==> flow/design.v <==
`timescale 1ns / 1ps
module Counter(clk, start, cnt);
input clk, start;
output [0:15] cnt;
reg [0:15] tmp = 16'b0;
reg rst = 0;
always @(posedge clk or posedge start)
	begin
		if(start)
			tmp = 16'b0;
		else
			tmp = tmp + 1'b1;
	end
assign cnt = tmp;
endmodule
Step by step through the tools: Counter
What the tools print for Counter, step after step.
Lines are those of the file above, counted from 1.
Operators: Yosys type, input widths -> output width; for muxes data width and select width s.
Library cell names are shortened.
The mark - stands for no value.
Inputs
  design top: Counter
  clock port: clk
  library: sky130hd
  timing corner: tt_025C_1v80

Elaborated design
Source: Yosys, flattened and elaborated, memories not mapped. Widths are those after wreduce; folded enables and synchronous resets count as part of the registers. Registers that Yosys merges into a memory's read port (data or address) are not register bits. Print and check cells do not count. Equal cells are merged and count once.
Word-level totals
  output and inout port bits: 16
  cells after elaboration: 2
  bits in registers: 16
  input port bits: 2
Operators by class
  add/subtract/negate cells: 1
Operators by type and width (number)
  $add 16x1->16 const B: 1

Longest topological paths
Yosys ltp: most cells in a row. Word level: on the elaborated netlist, between registers, memories and ports. Mapped: between sequential cells and ports; inverters and the memories' decode and read muxes count.
Depth
  word-level depth: 1
  ABC_AREA: 1
  mapped depth: 7
  mapped depth without buffers: 7

Mapped cells and area
Source: synth_stat.txt of the flow (Yosys; design flattened, memories mapped). It holds for the ABC_AREA given above (unset counts as 0); a run with the other value may have another netlist.
The area totals of this step are shown rounded.
Cells by type (number)
  dfrtp_1: 16
  nand2_1: 24
  nor2_2: 6
  xnor2_1: 4
  nor2_4: 3
  nand2_2: 5
  inv_1: 8
  xor2_1: 3
  nand3_1: 4
  nand4_1: 3
  nor2_1: 4
  o21ai_1: 3
  ha_1: 1
  nand2_4: 1
  nand3_2: 1
  nand3b_1: 1
  clkinv_1: 1
  inv_2: 1
Synthesis totals
  flip-flop cells: 16
  sequential area: 400 um2
  standard cells after synthesis: 89
  chip area (Yosys): 800 um2

Path before layout
Path of least setup slack by OpenSTA after synthesis, without wires, with an ideal clock, recovery checks aside; 20% of the period is set as input and as output delay. Where synthesis merged equal registers, the netlist keeps one of their names.
Timing post-synthesis
  path type: reg2reg
  start point: register tmp[14]
  end point: register tmp[1]
  delay of the path: 1.166 ns
  launch time at the first pin: 0.000 ns
  path buffers: 0
  clock period: 2.94 ns
  arrival: 1.049 ns
  path slack: 1.774 ns
  stages on the path: 7
  synthesis period reached: 1.166 ns
"delay of the path" = arrival - input delay + setup time.
"stages on the path": output pins that drive a net of the path, with the launching flip-flop's if there is one; two outputs of one cell count as two.
"synthesis period reached" = period - worst setup slack (recovery checks aside). The figure is calculated, with input and output delays left at 20% of the set period.
The rows between start and end are the longest chain of elaborated cells between them; the timing report does not say that the signal goes this way. Where chains are equally long, one stands for them.
A line is the first line of the expression or statement that the cell stems from. Yosys adds cells for indexed reads and writes and turns some case tables into memories.
On the way, post-synthesis
  cells stage by stage: dfrtp_1 -> ha_1 -> nand3_2 -> nor2_2 -> nand3_1 -> nand2_1 -> nand2_1
  cells in the longest elaborated chain: 1
  elaborated cells on any way between the ends: 1
  source lines of those cells: 1
Ends and longest elaborated chain, post-synthesis
  start, declared: RTL line 5  | reg [0:15] tmp = 16'b0;
  start, assigned: RTL line 10  | tmp = 16'b0;
  start, assigned: RTL line 12  | tmp = tmp + 1'b1;
  $add 16x1->16: RTL line 12
  end, assigned: RTL line 10
  end, assigned: RTL line 12
  end, declared: RTL line 5

Worst path after layout
Path of least setup slack in the final report of flow run 1 (OpenROAD, finished layout, wires in). Where an end is a register, its clock arrival counts in the times.
Timing after layout
  path type: reg2out
  start point: register tmp[7]
  end point: output cnt[7]
  path buffers: 1
  launch time at the first pin: 0.29 ns
  stages on the path: 2
  external output delay: 0.51 ns
  arrival: 1.33 ns
  clock period: 2.53 ns
  path slack: 0.70 ns
On the way, after layout
  cells stage by stage: dfrtp_1 -> clkdlybuf4s50_1
  cells in the longest elaborated chain: 0
  elaborated cells on any way between the ends: 0
  source lines of those cells: 0
Ends and longest elaborated chain, after layout
  start, declared: RTL line 5  | reg [0:15] tmp = 16'b0;
  start, assigned: RTL line 10  | tmp = 16'b0;
  start, assigned: RTL line 12  | tmp = tmp + 1'b1;
  end, declared: RTL line 4  | output [0:15] cnt;

Measured results for Counter: 2 stored runs of the Yosys and OpenROAD flow on sky130hd. The settings differ; the order carries no meaning. The constraints put input and output delay at 20% of the set period each and load the outputs with 0.01 pF.
By "worst setup path time" is meant the share of the clock period that the worst setup path is allowed (20% is reserved at inputs, 20% at outputs), minus its slack. Clock arrival times at its registers enter into it.
Results are given in rounded form.

Flow run 1
==> flow/run.sh <==
#!/bin/bash
# the make line also repeats the synthesis and layout settings of config.mk as NAME=value (left out here)
make -C /OpenROAD-flow-scripts/flow DESIGN_CONFIG=/design/flow/config.mk WORK_HOME=/design/flow/orfs CLKGATE_MAP_FILE= finish
==> flow/config.mk <==
export PLATFORM = sky130hd
export DESIGN_NAME = Counter
export DESIGN_NICKNAME = Counter
export VERILOG_FILES = /design/flow/design.v
export SDC_FILE = /design/flow/constraint.sdc
export NUM_CORES = 4
export LEC_CHECK = 0
export ABC_AREA = 1
export CAP_MARGIN = 20
export CORE_MARGIN = 2
export CORE_UTILIZATION = 66
export GPL_ROUTABILITY_DRIVEN = 0
export MIN_ROUTING_LAYER = met1
export PLACE_DENSITY_LB_ADDON = 0.06
export SETUP_SLACK_MARGIN = 0.25
export SLEW_MARGIN = 40
export TNS_END_PERCENT = 90
==> flow/constraint.sdc <==
create_clock -name core_clock -period 2.53 [get_ports {clk}]
set_input_delay 0.5060 -clock core_clock [delete_from_list [all_inputs] [get_ports {clk}]]
set_output_delay 0.5060 -clock core_clock [all_outputs]
set_load 0.01 [all_outputs]

==> results of flow run 1 <==
chip area after synthesis (Yosys): 800 um2
die area: 1500 um2
standard-cell area of the final layout: 1000 um2
worst setup slack after layout: 0.70 ns
total negative slack: 0.000 ns
worst setup path time: 1.33 ns
worst setup path kind: reg2out

Flow run 2
==> flow/run.sh <==
#!/bin/bash
# the make line also repeats the synthesis and layout settings of config.mk as NAME=value (left out here)
make -C /OpenROAD-flow-scripts/flow DESIGN_CONFIG=/design/flow/config.mk WORK_HOME=/design/flow/orfs CLKGATE_MAP_FILE= finish
==> flow/config.mk <==
export PLATFORM = sky130hd
export DESIGN_NAME = Counter
export DESIGN_NICKNAME = Counter
export VERILOG_FILES = /design/flow/design.v
export SDC_FILE = /design/flow/constraint.sdc
export NUM_CORES = 4
export LEC_CHECK = 0
export ABC_AREA = 0
export CAP_MARGIN = 20
export CORE_ASPECT_RATIO = 0.82
export CORE_MARGIN = 2
export CORE_UTILIZATION = 29
export CTS_CLUSTER_DIAMETER = 107
export CTS_CLUSTER_SIZE = 56
export MIN_ROUTING_LAYER = met2
export PLACE_DENSITY = 0.36
export SLEW_MARGIN = 20
==> flow/constraint.sdc <==
create_clock -name core_clock -period 1.27 [get_ports {clk}]
set_input_delay 0.2540 -clock core_clock [delete_from_list [all_inputs] [get_ports {clk}]]
set_output_delay 0.2540 -clock core_clock [all_outputs]
set_load 0.01 [all_outputs]

==> results of flow run 2 <==
chip area after synthesis (Yosys): 700 um2
die area: 2800 um2
standard-cell area of the final layout: 1200 um2
worst setup slack after layout: 0.014 ns
total negative slack: 0.000 ns
worst setup path time: 1.26 ns
worst setup path kind: reg2reg
